==> flow/design.v <==
`timescale 1ns / 1ps
module Glitch_Reduce(
input clk,
input rst,
input [4:0] clt,
output reg w_state = 0,
output reg s_state = 0,
output reg Ua_state = 0,
output reg Da_state = 0,
output reg Pause = 0
    );
reg [19:0] coutw = 20'd0;
reg [19:0] couts = 20'd0;
reg [19:0] coutU = 20'd0;
reg [19:0] coutD = 20'd0;
reg [19:0] coutP = 20'd0;
always@(posedge clk or posedge rst)
begin 
	if(rst)
		coutw <= 0;
	else if(coutw ==20'd1_000_000)
		coutw <= 0;
	else if(clt[0] != w_state)
		coutw <= coutw + 20'd1;
	else
		coutw <= 0;
end 
always@(posedge clk or posedge rst)
begin 
	if(rst)
		w_state <= 0;
	else if( coutw == 20'd1_000_000)
		begin
		w_state <= clt[0];
		end
end
always@(posedge clk or posedge rst)
begin 
	if(rst)
		couts <= 0;
	else if(couts ==20'd1_000_000)
		couts <= 0;
	else if(clt[1] != s_state)
		couts <= couts + 20'd1;
	else
		couts <= 0;
end 
always@(posedge clk or posedge rst)
begin 
	if(rst)
		s_state <= 0;
	else if( couts == 20'd1_000_000)
		begin
		s_state <= clt[1];
		end
end
always@(posedge clk or posedge rst)
begin 
	if(rst)
		coutU <= 0;
	else if(coutU ==20'd1_000_000)
		coutU <= 0;
	else if(clt[2] != Ua_state)
		coutU <= coutU + 20'd1;
	else
		coutU <= 0;
end 
always@(posedge clk or posedge rst)
begin 
	if(rst)
		Ua_state <= 0;
	else if( coutU == 20'd1_000_000)
		begin
		Ua_state <= clt[2];
		end
end
always@(posedge clk or posedge rst)
begin 
	if(rst)
		coutD <= 0;
	else if(coutD ==20'd1_000_000)
		coutD <= 0;
	else if(clt[3] != Da_state)
		coutD <= coutD + 20'd1;
	else
		coutD <= 0;
end 
always@(posedge clk or posedge rst)
begin 
	if(rst)
		Da_state <= 0;
	else if( coutD == 20'd1_000_000)
		begin
		Da_state <= clt[3];
		end
end
always@(posedge clk or posedge rst)
begin 
	if(rst)
		coutP <= 0;
	else if(coutP ==20'd1_000_000)
		coutP <= 0;
	else if(clt[4] != Pause)
		coutP <= coutP + 20'd1;
	else
		coutP <= 0;
end 
always@(posedge clk or posedge rst)
begin 
	if(rst)
		Pause <= 0;
	else if( coutP == 20'd1_000_000)
		begin
		Pause <= clt[4];
		end
end
endmodule
# From RTL to reports: Glitch_Reduce
# What the tools print for Glitch_Reduce, step after step.
# Lines are those of the file above, counted from 1.
# Operators carry their Yosys type and port widths (W data, S select, Z words).
# Cell names lack the library's common part.
# A cell with - has no value.
dict set report inputs {
  top_module {Glitch_Reduce}
  clock {clk}
  library {sky130hd}
  lib_corner {tt_025C_1v80}
}

# Elaborated design
# Counts by Yosys on the flattened word-level netlist (proc, flatten, opt, wreduce; memories kept). Register bits leave out memories and registers merged into their read ports (data or address); mux counts leave out enables and synchronous resets folded into registers. Print and check cells are left out. Cells with the same type and inputs are merged into one.
dict set report word_totals {
  ff_bits 105
  inputBits 7
  out_inout_bits 5
  wordCells 35
}
dict set report op_classes {
  add_sub_neg 5
  n_eq 10
  muxes 10
}
# op count
set ops {}
lappend ops {{$mux W20} 10}
lappend ops {{$add A20 B1 Y20 const B} 5}
lappend ops {{$eq A20 B20 Y1 const B} 5}
lappend ops {{$ne A1 B1 Y1} 5}

# Longest topological paths
# Depth = most cells in a row (Yosys ltp): at word level without a register or memory, in the mapped netlist without a sequential cell, where the memories' decode and read muxes count.
dict set report depth {
  ltp_word 3
  abc_area 0
  ltp_mapped 7
  ltp_nobuf 6
}

# Synthesis result
# Source: synth_stat.txt of the flow (Yosys; design flattened, memories mapped). It holds for the ABC_AREA given above (unset counts as 0); a run with the other value may have another netlist.
dict set report synth_totals {
  mapped_cells 559
  mapped_area_um2 5375.2
  seqArea_um2 2627.5
  flip_flops 105
  buffers 14
}
# cell_type count area_total_um2
set types {}
lappend types {dfrtp_1 105 2627.52}
lappend types {xnor2_1 46 402.886}
lappend types {nor2_1 88 330.317}
lappend types {xor2_1 24 210.202}
lappend types {nand3_1 37 185.178}
lappend types {nand4_1 25 156.4}
lappend types {ha_1 10 125.12}
lappend types {a21oi_1 24 120.115}
lappend types {nor4_1 17 106.352}
lappend types {nand2_1 27 101.347}
lappend types {inv_1 26 97.594}
lappend types {or4_1 13 97.594}
lappend types {nor4b_1 10 87.584}
lappend types {o31ai_1 11 82.579}
lappend types {or3_1 13 81.328}
lappend types {nor3_1 15 75.072}
lappend types {and4_1 7 61.309}
lappend types {o21ai_0 12 60.058}
# Not listed: further types 19, cells in them 49.

# Path before layout
# Source: OpenSTA report_checks on the synthesized netlist (no wires, ideal clock, input and output delay 20% of the period each), path of least setup slack; recovery checks are left aside. Register names are those of the netlist, which keeps one name where synthesis merged equal registers.
dict set report synth_path {
  path_type {reg2reg}
  start {register coutD[2]}
  end {register Da_state}
  period_ps 3170
  setup_ps 125
  t_first_pin_ps 0
  arrival_ps 1894
  t_required_ps 3045
  setup_slack_ps 1151
  delay_ps 2019
  path_stages 5
  path_buffers 0
  period_less_setup_slack_ps 2019
}
# "delay_ps" is the arrival time less input delay plus setup time.
# "path_stages": output pins that drive a net of the path, with the launching flip-flop's if there is one; two outputs of one cell count as two.
# "period_less_setup_slack_ps" = period - worst setup slack (recovery checks aside). The figure is calculated, with input and output delays left at 20% of the set period.
# The rows between start and end are the longest chain of elaborated cells between them; the timing report does not say that the signal goes this way. Where chains are equally long, one stands for them.
# Each line given opens the expression or statement behind the cell; cells for indexed reads and writes are added by Yosys, which also makes memories of some case tables.
# At most two assigning lines are given for a register; there are more.
dict set report synth_via {
  path_cell_list {dfrtp_1 -> or4_1 -> or4_4 -> nor2_1 -> mux2_2}
  elab_chain_len 1
  cone_cells 1
  cone_classes {1 x eq/ne}
}
# element line
set synth_rtl {}
lappend synth_rtl {{from (decl)} 15} ;# reg [19:0] coutD = 20'd0;
lappend synth_rtl {{from (assign)} 80} ;# coutD <= 0;
lappend synth_rtl {{from (assign)} 84} ;# coutD <= coutD + 20'd1;
lappend synth_rtl {{$eq A20 B20 Y1} 92} ;# else if( coutD == 20'd1_000_000)
lappend synth_rtl {{to (assign)} 91} ;# Da_state <= 0;
lappend synth_rtl {{to (assign)} 94} ;# Da_state <= clt[3];
lappend synth_rtl {{to (decl)} 9} ;# output reg Da_state = 0,

# Path in the finished layout
# Path of least setup slack in the final report of job 1 (OpenROAD, finished layout, wires in). Where an end is a register, its clock arrival counts in the times.
# The report prints the path's times to 10 ps; the period is as set.
dict set report layout_path {
  path_type {reg2reg}
  start {register coutD[10]}
  end {register Da_state}
  period_ps 1340
  setup_ps 110
  t_first_pin_ps 350
  arrival_ps 2120
  t_required_ps 1580
  setup_slack_ps -540
  path_stages 5
  path_buffers 0
}
# The rows between start and end are the longest chain of elaborated cells between them; the timing report does not say that the signal goes this way. Where chains are equally long, one stands for them.
# At most two assigning lines are given for a register; there are more.
dict set report layout_via {
  path_cell_list {dfrtp_1 -> or4_1 -> or4_4 -> nor2_4 -> mux2_4}
  elab_chain_len 1
  cone_cells 1
  cone_classes {1 x eq/ne}
}
# element line
set layout_rtl {}
lappend layout_rtl {{from (decl)} 15} ;# reg [19:0] coutD = 20'd0;
lappend layout_rtl {{from (assign)} 80} ;# coutD <= 0;
lappend layout_rtl {{from (assign)} 84} ;# coutD <= coutD + 20'd1;
lappend layout_rtl {{$eq A20 B20 Y1} 92} ;# else if( coutD == 20'd1_000_000)
lappend layout_rtl {{to (assign)} 91} ;# Da_state <= 0;
lappend layout_rtl {{to (assign)} 94} ;# Da_state <= clt[3];
lappend layout_rtl {{to (decl)} 9} ;# output reg Da_state = 0,

==> runs of Glitch_Reduce <==
Flow measurements of Glitch_Reduce on sky130hd: 2 stored runs with different settings, listed in no order. Input and output delays are each 20% of the period that was set; the output load is 0.01 pF.
By "period_reached_ps" is meant the clock period of the run minus its worst setup slack. This is arithmetic on one report: input and output delays are still those of the set period (20% each).
"worst_path_ps" means the part of the period allowed to the worst setup path (the constraints hold back 20% at inputs and 20% at outputs) less its slack; where the path has registers, the arrival times of their clocks count too.
"design_power_w" is the tool's figure for a default switching activity; nothing was simulated.
"worst_path_ps" is known to 10 ps.

# job 1
==> flow/run.sh <==
#!/bin/bash
# the make line also repeats the synthesis and layout settings of config.mk as NAME=value (left out here)
make -C /OpenROAD-flow-scripts/flow DESIGN_CONFIG=/design/flow/config.mk WORK_HOME=/design/flow/orfs CLKGATE_MAP_FILE= finish
==> flow/config.mk <==
export PLATFORM = sky130hd
export DESIGN_NAME = Glitch_Reduce
export DESIGN_NICKNAME = Glitch_Reduce
export VERILOG_FILES = /design/flow/design.v
export SDC_FILE = /design/flow/constraint.sdc
export NUM_CORES = 4
export LEC_CHECK = 0
export ABC_AREA = 0
export CAP_MARGIN = 15
export CORE_ASPECT_RATIO = 1.06
export CORE_MARGIN = 2
export CORE_UTILIZATION = 26
export GPL_ROUTABILITY_DRIVEN = 1
export GPL_TIMING_DRIVEN = 1
export MAX_ROUTING_LAYER = met4
export PLACE_DENSITY_LB_ADDON = 0.13
export SLEW_MARGIN = 20
export TNS_END_PERCENT = 75
==> flow/constraint.sdc <==
create_clock -name core_clock -period 1.34 [get_ports {clk}]
set_input_delay 0.2680 -clock core_clock [delete_from_list [all_inputs] [get_ports {clk}]]
set_output_delay 0.2680 -clock core_clock [all_outputs]
set_load 0.01 [all_outputs]

==> job 1: results <==
tns_setup_ps=-28716
post_route_stdcell_area_um2=8234.1
dieArea_um2=21840.6
period_reached_ps=1879
design_power_w=0.006924
worst_path_ps=1880
worst_path_kind="reg2reg"
yosys.chip_area_um2=5375.2
setup_ws_ps=-539
util_pct=40.4

# job 2
==> flow/run.sh <==
#!/bin/bash
# the make line also repeats the synthesis and layout settings of config.mk as NAME=value (left out here)
make -C /OpenROAD-flow-scripts/flow DESIGN_CONFIG=/design/flow/config.mk WORK_HOME=/design/flow/orfs CLKGATE_MAP_FILE= finish
==> flow/config.mk <==
export PLATFORM = sky130hd
export DESIGN_NAME = Glitch_Reduce
export DESIGN_NICKNAME = Glitch_Reduce
export VERILOG_FILES = /design/flow/design.v
export SDC_FILE = /design/flow/constraint.sdc
export NUM_CORES = 4
export LEC_CHECK = 0
export CAP_MARGIN = 20
export CORE_MARGIN = 2
export CORE_UTILIZATION = 40
export SLEW_MARGIN = 20
==> flow/constraint.sdc <==
create_clock -name core_clock -period 1.47 [get_ports {clk}]
set_input_delay 0.2940 -clock core_clock [delete_from_list [all_inputs] [get_ports {clk}]]
set_output_delay 0.2940 -clock core_clock [all_outputs]
set_load 0.01 [all_outputs]

==> job 2: results <==
period_reached_ps=1896
dieArea_um2=14380.8
setup_ws_ps=-426
tns_setup_ps=-16945
yosys.chip_area_um2=5375.2
util_pct=63.4
worst_path_ps=1900
worst_path_kind="reg2reg"
post_route_stdcell_area_um2=8368.0
design_power_w=0.006486
